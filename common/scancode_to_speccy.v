==> flow/design.v <==
`timescale 1ns / 1ps
`default_nettype none
module scancode_to_speccy (
    input wire clk,   
    input wire rst,
    input wire scan_received,
    input wire [6:0] scan,
    input wire extended,
    input wire released,
    input wire shift_pressed,
    input wire ctrl_pressed,
    input wire alt_pressed,
    input wire mega_pressed,      
    input wire kbclean,
    input wire [7:0] sp_row,
    output reg [4:0] sp_col,
    input wire [7:0] din,
    output reg [7:0] dout,
    input wire cpuwrite,
    input wire cpuread,
    input wire rewind
    );
    reg [4:0] row[0:7];
    initial begin
        row[0] = 5'b11111;
        row[1] = 5'b11111;
        row[2] = 5'b11111;
        row[3] = 5'b11111;
        row[4] = 5'b11111;
        row[5] = 5'b11111;
        row[6] = 5'b11111;
        row[7] = 5'b11111;
    end
    reg [10:0] addr = 11'h0000;
    reg [11:0] cpuaddr = 12'h0000;   
    reg [2:0] keyrow1 = 3'h0;
    reg [4:0] keycol1 = 5'h00;
    reg [2:0] keyrow2 = 3'h0;
    reg [4:0] keycol2 = 5'h00;
    reg [2:0] signalstate = 3'b000;
		integer r;
		always @* begin
		  sp_col = 5'b11111;
			for (r = 0; r <= 7; r = r + 1) begin :generate_kbd_column_data
  			if (sp_row[r] == 1'b0)
	  		  sp_col = sp_col & row[r];
			end
		end
    parameter 
        CLEANMATRIX     = 4'd0, 
        IDLE            = 4'd1, 
        READSPKEY       = 4'd2, 
        TRANSLATE1      = 4'd3,
        TRANSLATE2      = 4'd4,
        CPUTIME         = 4'd5,
        CPUREAD         = 4'd6,
        CPUWRITE        = 4'd7,
        CPUINCADD       = 4'd8;
    reg [3:0] state = CLEANMATRIX;
    reg key_is_pending = 1'b0;
    wire [2:0] modifiers = {alt_pressed, ctrl_pressed, shift_pressed};
    always @(posedge clk) begin
      if (scan_received == 1'b1)
          key_is_pending <= 1'b1;
      if (rst == 1'b1 || (kbclean == 1'b1 && state == IDLE && key_is_pending == 1'b0))
          state <= CLEANMATRIX;
      else begin
          case (state)
              CLEANMATRIX: begin   
                  row[0] <= 5'b11111;
                  row[1] <= 5'b11111;
                  row[2] <= 5'b11111;
                  row[3] <= 5'b11111;
                  row[4] <= 5'b11111;
                  row[5] <= 5'b11111;
                  row[6] <= 5'b11111;
                  row[7] <= 5'b11111;
                  if (cpuread == 1'b1 || cpuwrite == 1'b1 || rewind == 1'b1)
                      state <= CPUTIME;
                  else
                      state <= IDLE;
              end
              IDLE: begin
                  if (key_is_pending == 1'b1) begin
                      addr <= {modifiers, extended, scan};   
                      state <= READSPKEY;
                      key_is_pending <= 1'b0;
                  end
                  else if (cpuread == 1'b1 || cpuwrite == 1'b1 || rewind == 1'b1)
                      state <= CPUTIME;
              end
              READSPKEY: begin
                  state <= TRANSLATE1;
              end
              TRANSLATE1: begin
                  if (~released) begin            
                    row[keyrow1] <= row[keyrow1] & ~keycol1;
                  end
                  else begin
                    row[keyrow1] <= row[keyrow1] | keycol1;
                  end
                  state <= TRANSLATE2;
              end
              TRANSLATE2: begin
                  if (~released) begin            
                    row[keyrow2] <= row[keyrow2] & ~keycol2;
                  end
                  else begin
                    row[keyrow2] <= row[keyrow2] | keycol2;
                  end
                  state <= IDLE;
              end
              CPUTIME: begin            
                  if (rewind == 1'b1) begin
                      cpuaddr <= 12'h0000;
                      state <= IDLE;
                  end
                  else if (cpuread == 1'b1) begin
                      addr <= cpuaddr[11:1];
                      state <= CPUREAD;
                  end
                  else if (cpuwrite == 1'b1) begin
                      addr <= cpuaddr[11:1];
                      state <= CPUWRITE;
                  end
                  else
                      state <= IDLE;
              end
              CPUREAD: begin    
                  if (cpuaddr[0] == 1'b0)
                    dout <= 8'b11111111;
                  else
                    dout <= 8'b11111111;
                  state <= CPUINCADD;
              end
              CPUWRITE: begin
                  if (cpuaddr[0] == 1'b0)
                     ;
                  else
                     ;
                  state <= CPUINCADD;
              end
              CPUINCADD: begin
                  if (cpuread == 1'b0 && cpuwrite == 1'b0) begin
                      cpuaddr <= cpuaddr + 12'd1;
                      state <= IDLE;
                  end
              end
              default: begin
                  state <= IDLE;
              end
          endcase
          row[0][0] <= ~shift_pressed;
          row[7][1] <= ~mega_pressed;     
      end
    end
endmodule	
module keyboard_pressed_status (
    input wire clk,
    input wire rst,
    input wire scan_received,
    input wire [6:0] scancode,
    input wire extended,
    input wire released,
    output reg kbclean
    );
    reg [255:0] keybstat;   
    initial begin
      kbclean = 1'b1;
      keybstat = 256'h0;
    end
		always @(posedge clk)
      kbclean <= ~(|keybstat);
    always @(posedge clk) begin		    
      if (rst == 1'b1)
        keybstat <= 256'h0;
      else if (scan_received == 1'b1)
        keybstat[{extended,scancode}] <= ~released;
    end
endmodule
module kb_special_functions (
  input wire clk,   
  input wire rst,
  input wire scan_received,
  input wire [7:0] scancode,
  input wire extended,
  input wire released,
  output reg shift_pressed,
  output reg ctrl_pressed,
  output reg alt_pressed,
  output reg user_reset,
  output reg master_reset,
  output reg user_nmi,
  output reg joyup,
  output reg joydown,
  output reg joyleft,
  output reg joyright,
  output reg joyfire,
  output reg video_output_change,
  output reg [12:0] user_fnt
  );
  parameter
    LEFT_SHIFT  = 9'h012,
    RIGHT_SHIFT = 9'h059,
    LEFT_CTRL   = 9'h014,
    RIGHT_CTRL  = 9'h114,
    LEFT_ALT    = 9'h011,
    RIGHT_ALT   = 9'h111,
    BACKSPACE   = 9'h066,
    SUPR        = 9'h171,
    SUPRNUMPAD  = 9'h071,
    SCRLK       = 9'h07E,
    F1          = 9'h005,
    F2          = 9'h006,
    F3          = 9'h004,
    F4          = 9'h00C,
    F5          = 9'h003,
    F6          = 9'h00B,
    F7          = 9'h083,
    F8          = 9'h00A,
    F9          = 9'h001,
    F10         = 9'h009,
    F11         = 9'h078,
    F12         = 9'h007,
    PAD1        = 9'h069,
    PAD2        = 9'h072,
    PAD3        = 9'h07A,
    PAD4        = 9'h06B,
    PAD5        = 9'h073,
    PAD6        = 9'h074,
    PAD7        = 9'h06C,
    PAD8        = 9'h075,
    PAD9        = 9'h07D,
    PLAY        = 9'h134,
    STOP        = 9'h13b,
    PREVTRACK   = 9'h115,
    FF          = 9'h130
    ;
  initial begin
    master_reset = 1'b0;
    user_reset = 1'b0;
    user_nmi = 1'b0;
    joyup = 1'b0;
    joydown = 1'b0;
    joyleft = 1'b0;
    joyright = 1'b0;
    joyfire = 1'b0;
    video_output_change = 1'b0;
    user_fnt = 9'h000;
    shift_pressed = 1'b0;
    ctrl_pressed = 1'b0;
    alt_pressed = 1'b0;
  end
  always @(posedge clk) begin
    if (rst == 1'b1) begin
      user_nmi <= 1'b0;
      joyup <= 1'b0;
      joydown <= 1'b0;
      joyleft <= 1'b0;
      joyright <= 1'b0;
      joyfire <= 1'b0;
      video_output_change <= 1'b0;
      user_fnt <= 13'h0000;
      shift_pressed <= 1'b0;
      ctrl_pressed <= 1'b0;
      alt_pressed <= 1'b0;
    end
    else begin
      if (video_output_change == 1'b1)
        video_output_change <= 1'b0;
      if (scan_received == 1'b1) begin
        case ({extended, scancode})
          LEFT_SHIFT,RIGHT_SHIFT: shift_pressed <= ~released;
          LEFT_CTRL,RIGHT_CTRL  : ctrl_pressed <= ~released;
          LEFT_ALT,RIGHT_ALT    : begin
                                    alt_pressed <= ~released;
                                    joyfire <= ~released;
                                  end
          BACKSPACE             : if (released == 1'b0 && ctrl_pressed == 1'b1 && alt_pressed == 1'b1)
                                    master_reset <= 1'b1;
                                  else
                                    master_reset <= 1'b0;
          SUPR,SUPRNUMPAD       : if (released == 1'b0 && ctrl_pressed == 1'b1 && alt_pressed == 1'b1)
                                    user_reset <= 1'b1;
                                  else
                                    user_reset <= 1'b0;
          F5                    : user_nmi <= ~released;
          SCRLK                 : video_output_change <= ~released;
          PAD8                  : joyup <= ~released;
          PAD5,PAD2             : joydown <= ~released;
          PAD4                  : joyleft <= ~released;
          PAD6                  : joyright <= ~released;
          PAD7                  : begin
                                    joyup <= ~released;
                                    joyleft <= ~released;
                                  end
          PAD9                  : begin
                                    joyup <= ~released;
                                    joyright <= ~released;
                                  end
          PAD1                  : begin
                                    joydown <= ~released;
                                    joyleft <= ~released;
                                  end
          PAD3                  : begin
                                    joydown <= ~released;
                                    joyright <= ~released;
                                  end
          F1                    : user_fnt[8] <= ~released;
          F3                    : user_fnt[7] <= ~released;
          F4                    : user_fnt[6] <= ~released;
          F6                    : user_fnt[5] <= ~released;
          F7                    : user_fnt[4] <= ~released;
          F8                    : user_fnt[3] <= ~released;
          F9                    : user_fnt[2] <= ~released;
          F11                   : user_fnt[1] <= ~released;
          F12                   : user_fnt[0] <= ~released;
          PLAY                  : user_fnt[9] <= ~released;
          PREVTRACK             : user_fnt[10] <= ~released;
          STOP                  : user_fnt[11] <= ~released;
          FF                    : user_fnt[12] <= ~released;
        endcase
      end
    end
  end    
endmodule
* From RTL to reports: keyboard_pressed_status
Tool output for the design above, in the order of the flow. Lines are those of the file above, counted from 1. Library cell names are shortened. A cell with -- has no value.
Design: top keyboard_pressed_status, clock clk, cell library sky130hd, library corner tt_025C_1v80

* Word level
Counts by Yosys on the flattened word-level netlist (proc, flatten, opt, wreduce; memories kept). Register bits leave out memories and registers merged into their read ports (data or address); mux counts leave out enables and synchronous resets folded into registers. Print and check cells are left out. Cells with the same type and inputs are merged into one.
Storage and ports: word width x clocked read ports 0, memories kept 0, bits in latches 0, input bits 12, RAM bits 0, output and inout bits 1, ROM bits 0, register bits after elaboration 257
Cells by class: $add $sub $neg 1, order comparisons 0, shift-type cells 2, equal/unequal tests 0, divide/modulo/power cells 0, reduce/logical cells 1, multipliers 0, mux-type cells 0, bitwise gates (word level) 5
Operators with widths (count):
- 1-bit by 9-bit variable shift with 256-bit output | 1
- 1-bit by 9-bit variable shift with 256-bit output (first input constant) | 1
- 256-bit AND | 1
- 256-bit bitwise OR | 1
- 256-bit NOT | 1
- 256-bit OR reduction | 1
- 8-bit negator with 9-bit output | 1
- 1-bit NOT | 2

* Longest topological paths
Yosys ltp: most cells in a row. Word level: on the elaborated netlist, between registers, memories and ports. Mapped: between sequential cells and ports; inverters and the memories' decode and read muxes count.
Depth: depth after elaboration 5, ABC_AREA 0, gate-level depth with buffers 11, gate-level depth less buffers 7

* After synthesis
The flow's flattened synthesis, as Yosys stat reports it; memories are mapped. The netlist is that of the ABC_AREA named above (0 if unset); the other value can give another one. Totals and module areas in this step are rounded.
Cell types:
- dfxtp_1 | count 257, total area 5.14E+03 um^2
- o21ai_0 | count 177, total area 885.85 um^2
- o311ai_0 | count 92, total area 805.773 um^2
- o211ai_1 | count 101, total area 758.227 um^2
- nor4_1 | count 70, total area 437.92 um^2
- a211oi_1 | count 57, total area 427.91 um^2
- clkbuf_1 | count 77, total area 289.027 um^2
- a31oi_1 | count 35, total area 218.96 um^2
- o21ai_1 | count 38, total area 190.182 um^2
- nand2_1 | count 48, total area 180.173 um^2
- a21oi_1 | count 29, total area 145.139 um^2
- buf_2 | count 23, total area 115.11 um^2
- nand4_1 | count 18, total area 112.608 um^2
- mux2i_1 | count 6, total area 60.058 um^2
- nand2b_1 | count 9, total area 56.304 um^2
- nor2_1 | count 15, total area 56.304 um^2
- ha_1 | count 4, total area 50.048 um^2
- buf_6 | count 4, total area 45.043 um^2
Other cell types: 45; their cells: 89.
Mapped netlist: flip-flop cells 257, mapped area 10730 um^2, buffer cells 107, mapped cells 1149

* Path before layout
OpenSTA on the mapped netlist: ideal clock, no wires. The path of least setup slack (recovery checks aside). Input and output delay are each 20% of the period. Register names are those of the netlist, which keeps one name where synthesis merged equal registers.
Timing path post-synthesis: path type input-to-reg, start point input port scancode[0], end point register keybstat[64], library setup time 0.091 ns, stages 10, input delay 1.202 ns, slack 2.454 ns, path delay 2.354 ns, launch time at the first pin 1.202 ns, buffers on the path 3, required time 5.919 ns, clock period 6.01 ns, arrival time 3.465 ns, synthesis period reached 3.556 ns
"path delay" = arrival - input delay + setup time. "stages" counts driving pins, that of a launching flip-flop among them; a cell with two outputs on the path counts twice. "synthesis period reached" is the clock period less the worst setup slack; recovery checks do not enter. This is arithmetic on one report: input and output delays are still those of the set period (20% each). The rows between start and end are the longest chain of elaborated cells between them; the timing report does not say that the signal goes this way. Where chains are equally long, one stands for them. Each line given opens the expression or statement behind the cell; cells for indexed reads and writes are added by Yosys, which also makes memories of some case tables. Lines with a computed index may be missing from the assigning lines.
On the way, post-synthesis: cells stage by stage buf_2 -> inv_1 -> ha_1 -> buf_2 -> buf_1 -> or2_2 -> a211o_1 -> a2111oi_4 -> a21oi_1 -> a311oi_1, cells in the longest elaborated chain 5, elaborated cells on any way between the ends 6, source lines of those cells 1, classes of those cells 1 x add/sub; 2 x shift; 3 x logic
RTL lines, path post-synthesis:
- start, declared | RTL line 162 | input wire [6:0] scancode,
- 8-bit negator with 9-bit output | RTL line 178 | keybstat[{extended,scancode}] <= ~released;
- 1-bit by 9-bit variable shift with 256-bit output | RTL line 178
- 256-bit NOT | RTL line 178
- 256-bit AND | RTL line 178
- 256-bit bitwise OR | RTL line 178
- end, assigned | RTL line 176 | keybstat <= 256'h0;
- end, declared | RTL line 167 | reg [255:0] keybstat;

* Timing after layout
Path of least setup slack in the final report of flow run 1 (OpenROAD, finished layout, wires in). Where an end is a register, its clock arrival counts in the times.
Timing path after layout: path type input-to-reg, start point input port scancode[0], end point register keybstat[81], input delay 0.50 ns, clock period 2.51 ns, library setup time 0.13 ns, arrival time 2.93 ns, slack -0.02 ns, buffers on the path 4, launch time at the first pin 0.50 ns, stages 9, required time 2.91 ns
The rows between start and end are the longest chain of elaborated cells between them; the timing report does not say that the signal goes this way. Where chains are equally long, one stands for them. Lines with a computed index may be missing from the assigning lines.
On the way, after layout: cells stage by stage clkdlybuf4s50_1 -> buf_4 -> buf_4 -> or3b_2 -> o22ai_1 -> buf_4 -> o21ai_1 -> o311ai_0 -> o21ai_0, cells in the longest elaborated chain 5, elaborated cells on any way between the ends 6, source lines of those cells 1, classes of those cells 1 x add/sub; 2 x shift; 3 x logic
RTL lines, path after layout:
- start, declared | RTL line 162 | input wire [6:0] scancode,
- 8-bit negator with 9-bit output | RTL line 178 | keybstat[{extended,scancode}] <= ~released;
- 1-bit by 9-bit variable shift with 256-bit output | RTL line 178
- 256-bit NOT | RTL line 178
- 256-bit AND | RTL line 178
- 256-bit bitwise OR | RTL line 178
- end, assigned | RTL line 176 | keybstat <= 256'h0;
- end, declared | RTL line 167 | reg [255:0] keybstat;

Hand-over note for keyboard_pressed_status

Measured results for keyboard_pressed_status: 2 stored runs of the Yosys and OpenROAD flow on sky130hd. The settings differ; the order carries no meaning. The constraints put input and output delay at 20% of the set period each and load the outputs with 0.01 pF.
By "achieved period" is meant the clock period of the run minus its worst setup slack. This is arithmetic on one report: input and output delays are still those of the set period (20% each).
By "allowed time less slack (worst setup path)" is meant the share of the clock period that the worst setup path is allowed (20% is reserved at inputs, 20% at outputs), minus its slack. Clock arrival times at its registers enter into it.
The measured numbers are rounded.

[flow run 1] flow files
==> flow/run.sh <==
#!/bin/bash
# the make line also repeats the synthesis and layout settings of config.mk as NAME=value (left out here)
make -C /OpenROAD-flow-scripts/flow DESIGN_CONFIG=/design/flow/config.mk WORK_HOME=/design/flow/orfs CLKGATE_MAP_FILE= finish
==> flow/config.mk <==
export PLATFORM = sky130hd
export DESIGN_NAME = keyboard_pressed_status
export DESIGN_NICKNAME = keyboard_pressed_status
export VERILOG_FILES = /design/flow/design.v
export SDC_FILE = /design/flow/constraint.sdc
export NUM_CORES = 4
export LEC_CHECK = 0
export ABC_AREA = 0
export CAP_MARGIN = 20
export CORE_ASPECT_RATIO = 1.2
export CORE_MARGIN = 2
export CORE_UTILIZATION = 43
export CTS_CLUSTER_SIZE = 35
export GPL_TIMING_DRIVEN = 1
export SETUP_SLACK_MARGIN = -0.18
export SLEW_MARGIN = 10
export TNS_END_PERCENT = 20
==> flow/constraint.sdc <==
create_clock -name core_clock -period 2.51 [get_ports {clk}]
set_input_delay 0.5020 -clock core_clock [delete_from_list [all_inputs] [get_ports {clk}]]
set_output_delay 0.5020 -clock core_clock [all_outputs]
set_load 0.01 [all_outputs]

[flow run 1] result: achieved period 2.527 ns; total negative slack on setup checks -0.023 ns; setup slack of the critical path -0.017 ns; netlist area reported by Yosys 10730 um^2; worst hold slack in the final report 0.464 ns; allowed time less slack (worst setup path) 2.02 ns; critical path type input-to-reg; standard-cell area after layout 13540 um^2; overall die area 26230 um^2

[flow run 2] flow files
==> flow/run.sh <==
#!/bin/bash
# the make line also repeats the synthesis and layout settings of config.mk as NAME=value (left out here)
make -C /OpenROAD-flow-scripts/flow DESIGN_CONFIG=/design/flow/config.mk WORK_HOME=/design/flow/orfs CLKGATE_MAP_FILE= finish
==> flow/config.mk <==
export PLATFORM = sky130hd
export DESIGN_NAME = keyboard_pressed_status
export DESIGN_NICKNAME = keyboard_pressed_status
export VERILOG_FILES = /design/flow/design.v
export SDC_FILE = /design/flow/constraint.sdc
export NUM_CORES = 4
export LEC_CHECK = 0
export CAP_MARGIN = 5
export CORE_MARGIN = 2
export CORE_UTILIZATION = 64
export CTS_CLUSTER_DIAMETER = 361
export GPL_ROUTABILITY_DRIVEN = 0
export GPL_TIMING_DRIVEN = 1
export MIN_ROUTING_LAYER = met2
export PLACE_DENSITY_LB_ADDON = 0.29
export SETUP_SLACK_MARGIN = 0.31
export SLEW_MARGIN = 20
==> flow/constraint.sdc <==
create_clock -name core_clock -period 1.99 [get_ports {clk}]
set_input_delay 0.3980 -clock core_clock [delete_from_list [all_inputs] [get_ports {clk}]]
set_output_delay 0.3980 -clock core_clock [all_outputs]
set_load 0.01 [all_outputs]

[flow run 2] result: did not finish, clock tree synthesis stopped with DPL-0038

End of note.
